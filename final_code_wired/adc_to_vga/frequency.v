==> flow/design.v <==
module frequency(clk,data,mean,freq_out);
	input clk;
	input [11:0] mean;
	input [11:0] data;
	output reg [31:0] freq_out;
	reg [1:0] mode;
	integer counter;
	integer freq_int;
	integer freq_const;
	integer counter_clk;
	reg clk_en;
	initial begin
		counter <= 'd0;
		counter_clk <= 'd0;
		mode <= 2'b00;
		freq_out <= 32'b0000000000;
		freq_const <= 'd100000;   
		freq_int <= 'd0;
	end
	always @(posedge clk) begin
		if(data < mean && mode == 2'b00) begin
			counter <= counter + 'd1;
		end else if(data > mean && mode == 2'b00) begin
			freq_int <= freq_const / counter;
			freq_out <= freq_int[31:0];  
			counter <= 'd1;
			mode <= 2'b11;
		end else if(data > mean && mode == 2'b11) begin
			counter <= counter + 'd1;
			mode <= 2'b01;
		end else if(data > mean && mode == 2'b01) begin
			counter <= counter + 'd1;
		end else if(data < mean && mode == 2'b01) begin
			counter <= counter + 'd1;
			mode <= 2'b00;
		end
	end
endmodule
Step by step through the tools: frequency
Tool output for the design above, in the order of the flow. Lines are those of the file above, counted from 1. Operators: Yosys type, input widths -> output width; for muxes data width and select width s. Not given: -

Design top: frequency. Clock input: clk. Cell library: sky130hd. Library corner: tt_025C_1v80.

Word-level counts
Source: Yosys, flattened and elaborated, memories not mapped. Widths are those after wreduce. Registers that Yosys merges into a memory's read port (data or address) are not register bits. Print and check cells do not count. Equal cells are merged and count once.

The figure for reductions and logical operators is 11. Bitwise gates (word level): 1. The entry for $lt $le $gt $ge reads 2. For equality and inequality tests the number is 3. The entry for div/mod/pow operators reads 1. The figure for add/sub/neg operators is 1. Under mux-type cells stands 8.

Operators with widths (count): $div 18x32->32 const A (1); $mux 32 (5); $add 32x1->32 const B (1); $gt 12x12->1 (1); $lt 12x12->1 (1); $mux 2 (3); $logic_and 1x1->1 (5); $reduce_bool 5->1 (1); $ne 3x3->1 const B (1); $reduce_and 3->1 (1); $reduce_bool 3->1 (1); $eq 2x1->1 const B (1); $eq 2x2->1 const B (1); $logic_not 2->1 (1); $reduce_and 2->1 (1); $reduce_or 2->1 (1); $not 1->1 (1).

The entry for output and inout bits reads 32. The figure for register bits after elaboration is 98. Under word-level cells stands 32. The entry for bits of input ports reads 25.

Logic depth
Yosys ltp: most cells in a row. Word level: on the elaborated netlist, between registers, memories and ports. Mapped: between sequential cells and ports; inverters and the memories' decode and read muxes count.

Depth in word-level cells: 7. ABC_AREA: 0. Mapped depth: 393. Mapped depth without buffers: 349.

Synthesis result
Yosys stat after the flow's synthesis: flattened, memories mapped to cells. It holds for the ABC_AREA given above (unset counts as 0); a run with the other value may have another netlist. The area totals of this step are shown rounded.

Cells by type: sky130_fd_sc_hd__ha_1 (count 512, total area 6.41E+03 um2); sky130_fd_sc_hd__edfxtp_1 (count 98, total area 2.94E+03 um2); sky130_fd_sc_hd__nor2_1 (count 629, total area 2.36E+03 um2); sky130_fd_sc_hd__xnor2_1 (count 265, total area 2.32E+03 um2); sky130_fd_sc_hd__a21oi_1 (count 432, total area 2.16E+03 um2); sky130_fd_sc_hd__nand2_1 (count 504, total area 1.89E+03 um2); sky130_fd_sc_hd__o21ai_0 (count 339, total area 1.7E+03 um2); sky130_fd_sc_hd__a21o_1 (count 204, total area 1.53E+03 um2); sky130_fd_sc_hd__xor2_1 (count 155, total area 1.36E+03 um2); sky130_fd_sc_hd__o21a_1 (count 150, total area 1126.08 um2); sky130_fd_sc_hd__nor3_1 (count 169, total area 845.811 um2); sky130_fd_sc_hd__nand3_1 (count 166, total area 830.797 um2); sky130_fd_sc_hd__inv_1 (count 198, total area 743.213 um2); sky130_fd_sc_hd__a31oi_1 (count 94, total area 588.064 um2); sky130_fd_sc_hd__a211oi_1 (count 74, total area 555.533 um2); sky130_fd_sc_hd__mux2_2 (count 49, total area 551.779 um2); sky130_fd_sc_hd__o31ai_1 (count 71, total area 533.011 um2); sky130_fd_sc_hd__clkbuf_1 (count 141, total area 529.258 um2).

Not listed: further types 87, cells in them 1118.

For flip-flop cells the number is 98. The entry for chip area (Yosys) reads 0.03738 mm2. The figure for cells in the netlist is 5368. The figure for buffers is 201. Under area of sequential cells stands 0.002943 mm2.

Worst setup path after synthesis
Path of least setup slack by OpenSTA after synthesis, without wires, with an ideal clock, recovery checks aside; 20% of the period is set as input and as output delay. Where synthesis merged equal registers, the netlist keeps one of their names.

Kind: reg2reg. Start: register counter[0]. End: register freq_int[28]. The figure for data arrival time is 79.633 ns. Under clock period stands 107.0 ns. Under delay of the path stands 79.809 ns. Under stages on the path stands 382. For data required time the number is 106.824 ns. Path slack: 27.191 ns. Under time at the first pin stands 0.000 ns. The entry for path buffers reads 64. Library setup time: 0.176 ns. Under synthesis period reached stands 79.809 ns.

"delay of the path" is the arrival time less input delay plus setup time. "stages on the path" counts driving pins, that of a launching flip-flop among them; a cell with two outputs on the path counts twice. "synthesis period reached" = period - worst setup slack (recovery checks aside). The figure is calculated, with input and output delays left at 20% of the set period. The rows between start and end are the longest chain of elaborated cells between them; the timing report does not say that the signal goes this way. Where chains are equally long, one stands for them. Each line given opens the expression or statement behind the cell; cells for indexed reads and writes are added by Yosys, which also makes memories of some case tables. A register here has more assigning lines than the two given.

Cells stage by stage: sky130_fd_sc_hd__edfxtp_1 > sky130_fd_sc_hd__clkinv_1 > sky130_fd_sc_hd__clkbuf_1 > sky130_fd_sc_hd__clkbuf_1 > sky130_fd_sc_hd__clkbuf_1 > sky130_fd_sc_hd__ha_1 > sky130_fd_sc_hd__nor2b_1 > sky130_fd_sc_hd__clkbuf_1 > sky130_fd_sc_hd__nand3_1 > sky130_fd_sc_hd__o31ai_1 > sky130_fd_sc_hd__xor2_1 > sky130_fd_sc_hd__and3_1 > sky130_fd_sc_hd__clkbuf_1 > sky130_fd_sc_hd__nand3_1 > sky130_fd_sc_hd__nor2_1 > sky130_fd_sc_hd__nand2_1 > sky130_fd_sc_hd__nor2_1 > sky130_fd_sc_hd__ha_1 > (+346 left out) > sky130_fd_sc_hd__a21o_1 > sky130_fd_sc_hd__a21o_1 > sky130_fd_sc_hd__a21o_1 > sky130_fd_sc_hd__a21o_1 > sky130_fd_sc_hd__a21o_1 > sky130_fd_sc_hd__a21o_1 > sky130_fd_sc_hd__a21o_1 > sky130_fd_sc_hd__nor4bb_1 > sky130_fd_sc_hd__o31a_1 > sky130_fd_sc_hd__o21a_1 > sky130_fd_sc_hd__ha_1 > sky130_fd_sc_hd__clkbuf_1 > sky130_fd_sc_hd__or4b_2 > sky130_fd_sc_hd__nor3_1 > sky130_fd_sc_hd__nand3_1 > sky130_fd_sc_hd__o31ai_1 > sky130_fd_sc_hd__a21oi_1 > sky130_fd_sc_hd__o32ai_1. The entry for cells in the longest elaborated chain reads 1. Elaborated cells between the ends (all ways): 1. The entry for RTL lines with such cells reads 1. Those cells by class: 1 x div.

RTL lines, path post-synthesis: start: declaration (RTL line 7) `integer counter;`; start: assignment (RTL line 22) `counter <= counter + 'd1;`; start: assignment (RTL line 29) `counter <= counter + 'd1;`; $div 18x32->32 (RTL line 24) `freq_int <= freq_const / counter;`; end: assignment (RTL line 24); end: declaration (RTL line 8) `integer freq_int;`.

Path in the finished layout
From the final timing report of run 2: the path of least setup slack in the routed layout; clock arrival at registers is part of the times.

Kind: reg2reg. Start: register counter[0]. End: register freq_int[30]. Under clock period stands 99.2 ns. For data required time the number is 99.42 ns. Path slack: 4.15 ns. Library setup time: 0.16 ns. Under stages on the path stands 339. The entry for path buffers reads 17. Under time at the first pin stands 0.36 ns. The figure for data arrival time is 95.28 ns.

The rows between start and end are the longest chain of elaborated cells between them; the timing report does not say that the signal goes this way. Where chains are equally long, one stands for them. A register here has more assigning lines than the two given.

Cells stage by stage: sky130_fd_sc_hd__edfxtp_1 > sky130_fd_sc_hd__buf_12 > sky130_fd_sc_hd__inv_2 > sky130_fd_sc_hd__ha_1 > sky130_fd_sc_hd__nor2b_1 > sky130_fd_sc_hd__nand3_1 > sky130_fd_sc_hd__or4_4 > sky130_fd_sc_hd__a311oi_4 > sky130_fd_sc_hd__and2_1 > sky130_fd_sc_hd__nand3_2 > sky130_fd_sc_hd__nor2_1 > sky130_fd_sc_hd__nand2_1 > sky130_fd_sc_hd__nor2_1 > sky130_fd_sc_hd__ha_1 > sky130_fd_sc_hd__o21a_1 > sky130_fd_sc_hd__nor2_1 > sky130_fd_sc_hd__nor2_1 > sky130_fd_sc_hd__nand2_1 > (+303 left out) > sky130_fd_sc_hd__a221o_1 > sky130_fd_sc_hd__ha_1 > sky130_fd_sc_hd__a21o_1 > sky130_fd_sc_hd__a21o_1 > sky130_fd_sc_hd__a21o_1 > sky130_fd_sc_hd__a21o_1 > sky130_fd_sc_hd__a21o_1 > sky130_fd_sc_hd__a21o_1 > sky130_fd_sc_hd__nor4bb_1 > sky130_fd_sc_hd__o31a_1 > sky130_fd_sc_hd__o21a_1 > sky130_fd_sc_hd__ha_1 > sky130_fd_sc_hd__or4b_2 > sky130_fd_sc_hd__nor3_1 > sky130_fd_sc_hd__nand3_1 > sky130_fd_sc_hd__o31ai_1 > sky130_fd_sc_hd__a21oi_1 > sky130_fd_sc_hd__o21ai_0. The entry for cells in the longest elaborated chain reads 1. Elaborated cells between the ends (all ways): 1. The entry for RTL lines with such cells reads 1. Those cells by class: 1 x div.

RTL lines, path after layout: start: declaration (RTL line 7) `integer counter;`; start: assignment (RTL line 22) `counter <= counter + 'd1;`; start: assignment (RTL line 29) `counter <= counter + 'd1;`; $div 18x32->32 (RTL line 24) `freq_int <= freq_const / counter;`; end: assignment (RTL line 24); end: declaration (RTL line 8) `integer freq_int;`.

Top module frequency; platform sky130hd; tools Yosys and OpenROAD; 2 stored runs in no particular order. Input and output delays are each 20% of the period that was set; the output load is 0.01 pF. By "reached clock period" is meant the clock period of the run minus its worst setup slack. This is arithmetic on one report: input and output delays are still those of the set period (20% each). "critical setup path time" means the part of the period allowed to the worst setup path (the constraints hold back 20% at inputs and 20% at outputs) less its slack; where the path has registers, the arrival times of their clocks count too. By "total power after layout" is meant OpenSTA's value without simulated activity: inputs other than the clock are taken to toggle once in ten clock periods, and the tool carries that through the logic. Results are given in rounded form.

Run 1 has these settings: period_ns 71.6; CORE_UTILIZATION 64; PLACE_DENSITY 0.84; CORE_ASPECT_RATIO 0.9; CELL_PAD_IN_SITES_GLOBAL_PLACEMENT 2; TNS_END_PERCENT 80; SLEW_MARGIN 35; MIN_ROUTING_LAYER met1; CAP_MARGIN 20; CORE_MARGIN 2. Outcome: unfinished; error GPL-0301 in placement.

Run 2 has these settings: period_ns 99.2; CORE_UTILIZATION 26; SETUP_SLACK_MARGIN -2.0; PLACE_DENSITY 0.57; CORE_MARGIN 5; CELL_PAD_IN_SITES_GLOBAL_PLACEMENT 1; TNS_END_PERCENT 55; GPL_ROUTABILITY_DRIVEN 1; CTS_CLUSTER_SIZE 91; CTS_CLUSTER_DIAMETER 289; MAX_ROUTING_LAYER met4; CAP_MARGIN 20; SLEW_MARGIN 20. For the area of the synthesized netlist the run shows 0.03738 mm2. For the total die area the run shows 0.1514 mm2. The standard-cell area after layout is 0.04093 mm2. The measured final design utilization is 28.6 %. For the worst setup slack after layout the run shows 4.148 ns. The measured sum of negative setup slack is 0.000 ns. The final worst hold slack comes to 0.420 ns. For the total power after layout the run shows 1.271 mW. The reached clock period stands at 95.052 ns. The critical setup path time reads 95.05 ns. Critical path type: reg2reg.
