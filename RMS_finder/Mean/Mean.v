==> flow/design.v <==
module Mean(clk,period,serial_square_in,mean);
input [31:0] serial_square_in;
input clk;
input [31:0] period;  
output reg [31:0] mean;
integer period_discrete, counter, sum;
initial
begin
period_discrete<=0;
counter <= 0;
sum <= 0;
end
always @(posedge clk)
begin
period_discrete <= period/1;  
if (counter < period_discrete)
	begin
		sum <= sum + serial_square_in;
		counter <= counter + 1;
	end
else if (counter == period_discrete)
	begin
		mean <= sum/period;
		sum <= 0;
		counter <= 0;
	end
end
endmodule
Tool chain data of Mean
Tool output for the design above, in the order of the flow. Lines are those of the file above, counted from 1. Library cell names are shortened. Not given: n/a

Design top: Mean. Clock input: clk. Standard-cell library: sky130hd. Timing corner: tt_025C_1v80.

After elaboration
Yosys after proc, flatten, opt, wreduce and memory -nomap, before mapping. Memory bits, and registers merged into a memory's read port (data or address), are not among the register bits. Print and check cells are not counted. Equal cells are merged and count once.

Under output and inout port bits stands 32. The figure for register bits is 128. The entry for word-level cells reads 15.

$lt $le $gt $ge: 1. Under equal/unequal tests stands 1. Under div/mod/pow operators stands 1. For add/sub/neg operators the number is 2. The figure for reductions and logical operators is 2. Under bitwise logic cells stands 1. The figure for mux-type cells is 3.

Operators with widths (number): 32-bit by 32-bit divider with 32-bit output (1); 32-bit 2-to-1 mux (3); 32-bit by 2-bit adder with 32-bit output with constant B (1); 32-bit adder (1); 32-bit less-than comparator (1); 32-bit == test (1); 2-bit AND reduction (1); 2-bit nonzero test (1); 1-bit inverter (1).

Logic depth
Longest topological path by Yosys (ltp), each cell counted once; first at word level (registers and memories cut), then after technology mapping (sequential cells cut; the memories' decode and read muxes count).

Depth in word-level cells: 3. Under ABC_AREA stands 0. Gate-level depth with buffers: 370. The entry for depth with buffers taken out reads 336.

Netlist
The flow's flattened synthesis, as Yosys stat reports it; memories are mapped. The netlist is that of the ABC_AREA named above (0 if unset); the other value can give another one.

Cell types: ha_1 (number 593, total area 7.42E+03 µm²); edfxtp_1 (number 96, total area 2.88E+03 µm²); xnor2_1 (number 214, total area 1.87E+03 µm²); a21oi_1 (number 369, total area 1.85E+03 µm²); nor2_1 (number 489, total area 1835.51 µm²); nand2_1 (number 452, total area 1.7E+03 µm²); xor2_1 (number 171, total area 1.5E+03 µm²); a21o_1 (number 177, total area 1.33E+03 µm²); o21ai_0 (number 261, total area 1.31E+03 µm²); o21a_1 (number 140, total area 1.05E+03 µm²); inv_1 (number 231, total area 867.082 µm²); nor3_1 (number 153, total area 765.734 µm²); nand3_1 (number 149, total area 745.715 µm²); dfxtp_1 (number 32, total area 640.614 µm²); mux2_2 (number 49, total area 551.779 µm²); nor2b_1 (number 77, total area 481.712 µm²); a31oi_1 (number 72, total area 450.432 µm²); clkbuf_1 (number 111, total area 416.65 µm²).

Not listed: further types 85, cells in them 923.

Cell count: 4759. The entry for cell area after synthesis reads 0.0345919 mm². The figure for sequential part of the area is 0.0035234 mm². Buffer cells: 137. The figure for flip-flop cells is 128.

Worst setup path after synthesis
Source: OpenSTA report_checks on the synthesized netlist (no wires, ideal clock, input and output delay 20% of the period each), path of least setup slack; recovery checks are left aside. Register names are those of the netlist, which keeps one name where synthesis merged equal registers.

Path type: input-to-reg. Start: in period[28]. End: reg mean[0]. For stages the number is 342. The entry for path buffers reads 47. External input delay: 30400 ps. Under path slack stands 51226 ps. The entry for delay of the path reads 70373 ps. The entry for clock period reads 152000 ps. The entry for launch time at the first pin reads 30400 ps. Under data arrival time stands 100512 ps. Under synthesis period reached stands 100774 ps.

"delay of the path" = arrival - input delay + setup time. "stages": output pins that drive a net of the path, with the launching flip-flop's if there is one; two outputs of one cell count as two. "synthesis period reached" = period - worst setup slack (recovery checks aside). The figure is calculated, with input and output delays left at 20% of the set period. Between the ends stands the longest chain of elaborated cells between them, by number of cells; it is not shown to be the way that was timed. Of several equally long chains one is given. A line is the first line of the expression or statement that the cell stems from. Yosys adds cells for indexed reads and writes and turns some case tables into memories.

Cells stage by stage: nor4_1 -> and4_1 -> clkbuf_1 -> nand3_1 -> clkbuf_1 -> nor2_1 -> mux2i_1 -> ha_1 -> o21ai_0 -> a211o_1 -> nor2_1 -> mux2_2 -> ha_1 -> o211a_1 -> o31a_1 -> nand2_1 -> nand2_1 -> o21ai_0 -> [306 not listed] -> clkbuf_1 -> buf_1 -> o21ai_0 -> ha_1 -> a21o_1 -> a21o_1 -> a21o_1 -> a21o_1 -> a21oi_1 -> nor2b_1 -> o21ai_0 -> nand2b_1 -> a21oi_1 -> nor2b_1 -> o21ai_0 -> a31oi_1 -> a21oi_1 -> a21oi_1. Cells in the longest elaborated chain: 1. The entry for elaborated cells on any way between the ends reads 1. Classes of those cells: div (1).

Ends and longest elaborated chain, after synthesis: from (decl) (line 4) `input [31:0] period;`; 32-bit by 32-bit divider with 32-bit output (line 23) `mean <= sum/period;`; to (assign) (line 23); to (decl) (line 5) `output reg [31:0] mean;`.

Timing after layout
Path of least setup slack in the final report of record 1 (OpenROAD, finished layout, wires in). Where an end is a register, its clock arrival counts in the times. The report prints the path's times to 10 ps; the period is as set.

Path type: input-to-reg. Start: in period[23]. End: reg mean[0]. Under path slack stands 26020 ps. Under data arrival time stands 116220 ps. The entry for launch time at the first pin reads 28400 ps. The entry for path buffers reads 8. External input delay: 28400 ps. The entry for clock period reads 142000 ps. For stages the number is 313.

Between the ends stands the longest chain of elaborated cells between them, by number of cells; it is not shown to be the way that was timed. Of several equally long chains one is given.

Cells stage by stage: clkdlybuf4s50_1 -> nor4_1 -> and4_1 -> nand3_1 -> nor2_1 -> mux2i_1 -> ha_1 -> o21ai_0 -> a211o_1 -> nor2_1 -> mux2_2 -> ha_1 -> o211a_1 -> o31ai_1 -> and2_1 -> o21ai_0 -> o21ai_0 -> ha_1 -> [277 not listed] -> nor2_1 -> and3_1 -> a221o_1 -> ha_1 -> a21o_1 -> a21o_1 -> a21oi_1 -> nor2b_1 -> o21ai_0 -> nand2b_1 -> a21oi_1 -> nor2b_1 -> o21ai_0 -> nand2b_1 -> a21oi_1 -> o21ai_0 -> a21oi_1 -> a21oi_1. Cells in the longest elaborated chain: 1. The entry for elaborated cells on any way between the ends reads 1. Classes of those cells: div (1).

Ends and longest elaborated chain, post-layout: from (decl) (line 4) `input [31:0] period;`; 32-bit by 32-bit divider with 32-bit output (line 23) `mean <= sum/period;`; to (assign) (line 23); to (decl) (line 5) `output reg [31:0] mean;`.

Ticket comment

Top module Mean; platform sky130hd; tools Yosys and OpenROAD; 2 stored runs in no particular order. Input and output delays are each 20% of the period that was set; the output load is 0.01 pF. By "reached clock period" is meant the clock period of the run minus its worst setup slack. This is arithmetic on one report: input and output delays are still those of the set period (20% each). "time used up by the worst setup path" = time allowed to the worst setup path (clock period - input delay - output delay, where it has them) - its slack; a late launch clock adds to it, a late capture clock takes from it. "total power of the final layout" is the tool's figure for a default switching activity; nothing was simulated. "time used up by the worst setup path" is given in steps of 10 ps.

Record 1 has these settings: period_ns 142.0; CAP_MARGIN 20; CORE_MARGIN 2; CORE_UTILIZATION 40; SLEW_MARGIN 20. The total negative setup slack is 0 ps. For the worst hold slack in the final report the run shows 629 ps. The reached clock period stands at 115983 ps. The measured standard-cell area after layout is 0.0374847 mm². The time used up by the worst setup path comes to 87580 ps. Kind of the worst setup path: input-to-reg. The utilization reads 0.439. The smallest setup slack is 26017 ps. The total power of the final layout is 0.0008744 W. The die footprint reads 0.0888487 mm². The chip area in the Yosys report reads 0.0345919 mm².

Record 2 has these settings: period_ns 78.2; CORE_UTILIZATION 58; PLACE_DENSITY_LB_ADDON 0.09; CORE_ASPECT_RATIO 0.66; CELL_PAD_IN_SITES_GLOBAL_PLACEMENT 1; ABC_AREA 1; GPL_ROUTABILITY_DRIVEN 1; CTS_CLUSTER_DIAMETER 109; MAX_ROUTING_LAYER met5; CAP_MARGIN 20; CORE_MARGIN 2; SLEW_MARGIN 20. The chip area in the Yosys report reads 0.0373058 mm². The total power of the final layout is 0.00198 W. The total negative setup slack is 0 ps. The reached clock period stands at 75670 ps. The measured standard-cell area after layout is 0.0462931 mm². For the worst hold slack in the final report the run shows 642 ps. The smallest setup slack is 2530 ps. The time used up by the worst setup path comes to 60030 ps. Kind of the worst setup path: input-to-reg. The utilization reads 0.729. The die footprint reads 0.0664078 mm².
